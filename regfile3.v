==> flow/design.v <==
module regfile3 (
regr0,
regr1,
regw,
regr0s,
regr1s,
regws,
we,
bank,
incr_pc,
reset,
cr_wr,
cr_rd,
sr1_wr,
clk
);
input [15:0] regw, cr_wr, sr1_wr;
input [2:0] regr0s, regr1s, regws;
input we, clk, incr_pc, reset, bank;
output [15:0] regr0, regr1, cr_rd;
reg [15:0] regr0, regr1, cr_rd;
parameter IVEC = 16'h4, CR_INIT = 16'h8, sCR_INIT = 16'h2;
reg [15:0] R1 = 0;
reg [15:0] R2 = 0;
reg [15:0] R3 = 0;
reg [15:0] R4 = 0;
reg [15:0] R5 = 0;
reg [15:0] R6 = 0;
reg [15:0] R7 = 0;
reg [15:0] CR = 0;  
reg [15:0] sR1 = 0;
reg [15:0] sR2 = 0;
reg [15:0] sR3 = 0;
reg [15:0] sR4 = 0;
reg [15:0] sR5 = 0;
reg [15:0] sR6 = 0;
reg [15:0] sR7 = IVEC;
reg [15:0] sCR = 0;  
always @*
begin
	if (bank==0) begin
		case(regr0s)
		3'b000: regr0 = 0;
		3'b001: regr0 = R1;
		3'b010: regr0 = R2;
		3'b011: regr0 = R3;
		3'b100: regr0 = R4;
		3'b101: regr0 = R5;
		3'b110: regr0 = R6;
		3'b111: regr0 = R7;
	  default: regr0 = 0;
		endcase
		case(regr1s)
		3'b000: regr1 = 0;
		3'b001: regr1 = R1;
		3'b010: regr1 = R2;
		3'b011: regr1 = R3;
		3'b100: regr1 = R4;
		3'b101: regr1 = R5;
		3'b110: regr1 = R6;
		3'b111: regr1 = R7;
	  default: regr1 = 0;
		endcase
	end else begin
		case(regr0s)
		3'b000: regr0 = 0;
		3'b001: regr0 = sR1;
		3'b010: regr0 = sR2;
		3'b011: regr0 = sR3;
		3'b100: regr0 = sR4;
		3'b101: regr0 = sR5;
		3'b110: regr0 = sR6;
		3'b111: regr0 = sR7;
	  default: regr0 = 0;
		endcase
		case(regr1s)
		3'b000: regr1 = 0;
		3'b001: regr1 = sR1;
		3'b010: regr1 = sR2;
		3'b011: regr1 = sR3;
		3'b100: regr1 = sR4;
		3'b101: regr1 = sR5;
		3'b110: regr1 = sR6;
		3'b111: regr1 = sR7;
	  default: regr1 = 0;
		endcase
	end
end
always @(negedge clk)
begin
	if (reset && we) begin
		R7 <= 0;
	end else if (reset) begin
		R1 <= 0;
		R2 <= 0;
		R3 <= 0;
		R4 <= 0;
		R5 <= 0;
		R6 <= 0;
		R7 <= 0;
		CR <= CR_INIT;
		sR1 <= 0;
		sR2 <= 0;
		sR3 <= 0;
		sR4 <= 0;
		sR5 <= 0;
		sR6 <= 0;
		sR7 <= IVEC;
		sCR <= sCR_INIT;
		cr_rd <= CR;
	end else if (we) begin
		if (bank==0) begin
	    case(regws)
			3'b001: R1 <= regw;
			3'b010: R2 <= regw;
			3'b011: R3 <= regw;
			3'b100: R4 <= regw;
			3'b101: R5 <= regw;
			3'b110: R6 <= regw;
			3'b111: R7 <= regw;
	    endcase
  	end else begin
			case(regws)
			3'b001: sR1 <= regw;
			3'b010: sR2 <= regw;
			3'b011: sR3 <= regw;
			3'b100: sR4 <= regw;
			3'b101: sR5 <= regw;
			3'b110: sR6 <= regw;
			3'b111: sR7 <= regw;
			endcase
		end
	end
	if (cr_wr > 0) begin
		if (bank == 0) begin
			CR <= cr_wr;
		end else begin
			sCR <= cr_wr;
		end
	end
	if (bank == 1)
		cr_rd <= sCR;
	else
		cr_rd <= CR;
	if (bank == 0) begin
		if (incr_pc)
	    R7 <= R7 + 2;
	end else begin
		if (incr_pc)
			sR7 <= sR7 +2;
	end
	if (sr1_wr > 0)
		sR1 <= sr1_wr;
end
endmodule
From RTL to reports: regfile3
What the tools print for regfile3, step after step.
Line numbers count from 1 in the design file above.
Operators carry their Yosys type and port widths (W data, S select, Z words).
Cell names lack the library's common part.
{"block": "inputs", "top": "regfile3", "clock": "clk", "lib": "sky130hd", "corner": "tt_025C_1v80"}

Elaborated design
Counts by Yosys on the flattened word-level netlist (proc, flatten, opt, wreduce; memories kept). Register bits leave out memories and registers merged into their read ports (data or address). Print and check cells are left out. Cells with the same type and inputs are merged into one.
{"block": "word_totals", "output_inout_bits": 48, "ff_bits": 272}
{"block": "classes", "n_logic": 1, "reduce_and_logical": 26, "muxes": 62, "addsub": 2, "compare": 2, "equal": 23}
{"block": "ops", "op": "$mux W16", "n": 58}
{"block": "ops", "op": "$pmux W16 S8", "n": 4}
{"block": "ops", "op": "$reduce_and A4 Y1", "n": 12}
{"block": "ops", "op": "$eq A3 B3 Y1 const B", "n": 12}
{"block": "ops", "op": "$gt A16 B1 Y1 const B", "n": 2}
{"block": "ops", "op": "$add A16 B2 Y16 const B", "n": 2}
{"block": "ops", "op": "$eq A3 B2 Y1 const B", "n": 6}
{"block": "ops", "op": "$reduce_bool A2 Y1", "n": 8}
{"block": "ops", "op": "$eq A3 B1 Y1 const B", "n": 3}
{"block": "ops", "op": "$reduce_bool A3 Y1", "n": 3}
{"block": "ops", "op": "$logic_not A3 Y1", "n": 2}
{"block": "ops", "op": "$ne A2 B1 Y1 const B", "n": 1}
{"block": "ops", "op": "$ne A2 B2 Y1 const B", "n": 1}
{"block": "ops", "op": "$logic_and A1 B1 Y1", "n": 1}
{"block": "ops", "op": "$not A1 Y1", "n": 1}

Logic depth
Longest topological path by Yosys (ltp), each cell counted once; first at word level (registers and memories cut), then after technology mapping (sequential cells cut; the memories' decode and read muxes count).
{"block": "logic_depth", "word_depth": 8, "ABC_AREA": 0, "depth_mapped": 8}

Synthesis result
The flow's flattened synthesis, as Yosys stat reports it; memories are mapped. The netlist is that of the ABC_AREA named above (0 if unset); the other value can give another one.
{"block": "synth_totals", "yosys_area_um2": 13972.2, "seqArea_um2": 7387.1, "stdcells": 1197, "ffs": 272}
{"block": "types", "type": "edfxtp_1", "n": 194, "area_total_um2": 5.83E+03}
{"block": "types", "type": "dfxtp_1", "n": 78, "area_total_um2": 1.56E+03}
{"block": "types", "type": "mux2_2", "n": 55, "area_total_um2": 619.344}
{"block": "types", "type": "mux2i_1", "n": 58, "area_total_um2": 580.557}
{"block": "types", "type": "a221o_1", "n": 48, "area_total_um2": 480.461}
{"block": "types", "type": "mux4_2", "n": 21, "area_total_um2": 472.954}
{"block": "types", "type": "nand2_1", "n": 119, "area_total_um2": 446.678}
{"block": "types", "type": "o21ai_0", "n": 51, "area_total_um2": 255.245}
{"block": "types", "type": "a21oi_1", "n": 47, "area_total_um2": 235.226}
{"block": "types", "type": "buf_2", "n": 47, "area_total_um2": 235.226}
{"block": "types", "type": "o2bb2ai_1", "n": 22, "area_total_um2": 192.685}
{"block": "types", "type": "a22oi_1", "n": 25, "area_total_um2": 187.68}
{"block": "types", "type": "a221oi_1", "n": 21, "area_total_um2": 183.926}
{"block": "types", "type": "nand3_1", "n": 32, "area_total_um2": 160.154}
{"block": "types", "type": "nor2_1", "n": 35, "area_total_um2": 131.376}
{"block": "types", "type": "nor2b_1", "n": 20, "area_total_um2": 125.12}
{"block": "types", "type": "nor3_1", "n": 21, "area_total_um2": 105.101}
{"block": "types", "type": "o21ai_1", "n": 20, "area_total_um2": 100.096}
Not listed: further types 63, cells in them 283.

Add stored flow runs of regfile3

2 stored runs of regfile3 in the flow (synthesis by Yosys, layout by OpenROAD, sky130hd cells), in arbitrary order. Constraints: input delay and output delay 20% of the set period each, output load 0.01 pF.
By "total_power_mw" is meant OpenSTA's value without simulated activity: inputs other than the clock are taken to toggle once in ten clock periods, and the tool carries that through the logic.

{"run": "flow run 1", "settings": { "period_ns": 5.26, "CORE_UTILIZATION": 49, "PLACE_DENSITY": 0.83, "CORE_ASPECT_RATIO": 0.5, "CORE_MARGIN": 2, "CELL_PAD_IN_SITES_GLOBAL_PLACEMENT": 0, "TNS_END_PERCENT": 60, "GPL_TIMING_DRIVEN": 1, "GPL_ROUTABILITY_DRIVEN": 1, "CTS_CLUSTER_DIAMETER": 95, "CAP_MARGIN": 5, "SLEW_MARGIN": 20 }, "results": { "synthesis_area_um2": 13972.2, "total_power_mw": 6.709, "holdWs_ps": 452, "die_footprint_um2": 29963.4, "finalCellArea_um2": 18883.1, "tns_ps": -15402, "finish.utilization_frac": 0.678, "timing.setup.ws_ps": -601 }}
{"run": "flow run 2", "settings": { "period_ns": 8.58, "CORE_UTILIZATION": 32, "CAP_MARGIN": 20, "CORE_MARGIN": 2, "SLEW_MARGIN": 20 }, "results": { "synthesis_area_um2": 13972.2, "total_power_mw": 4.012, "holdWs_ps": 440, "die_footprint_um2": 45349.8, "finalCellArea_um2": 17784.6, "tns_ps": 0, "finish.utilization_frac": 0.413, "timing.setup.ws_ps": 33 }}
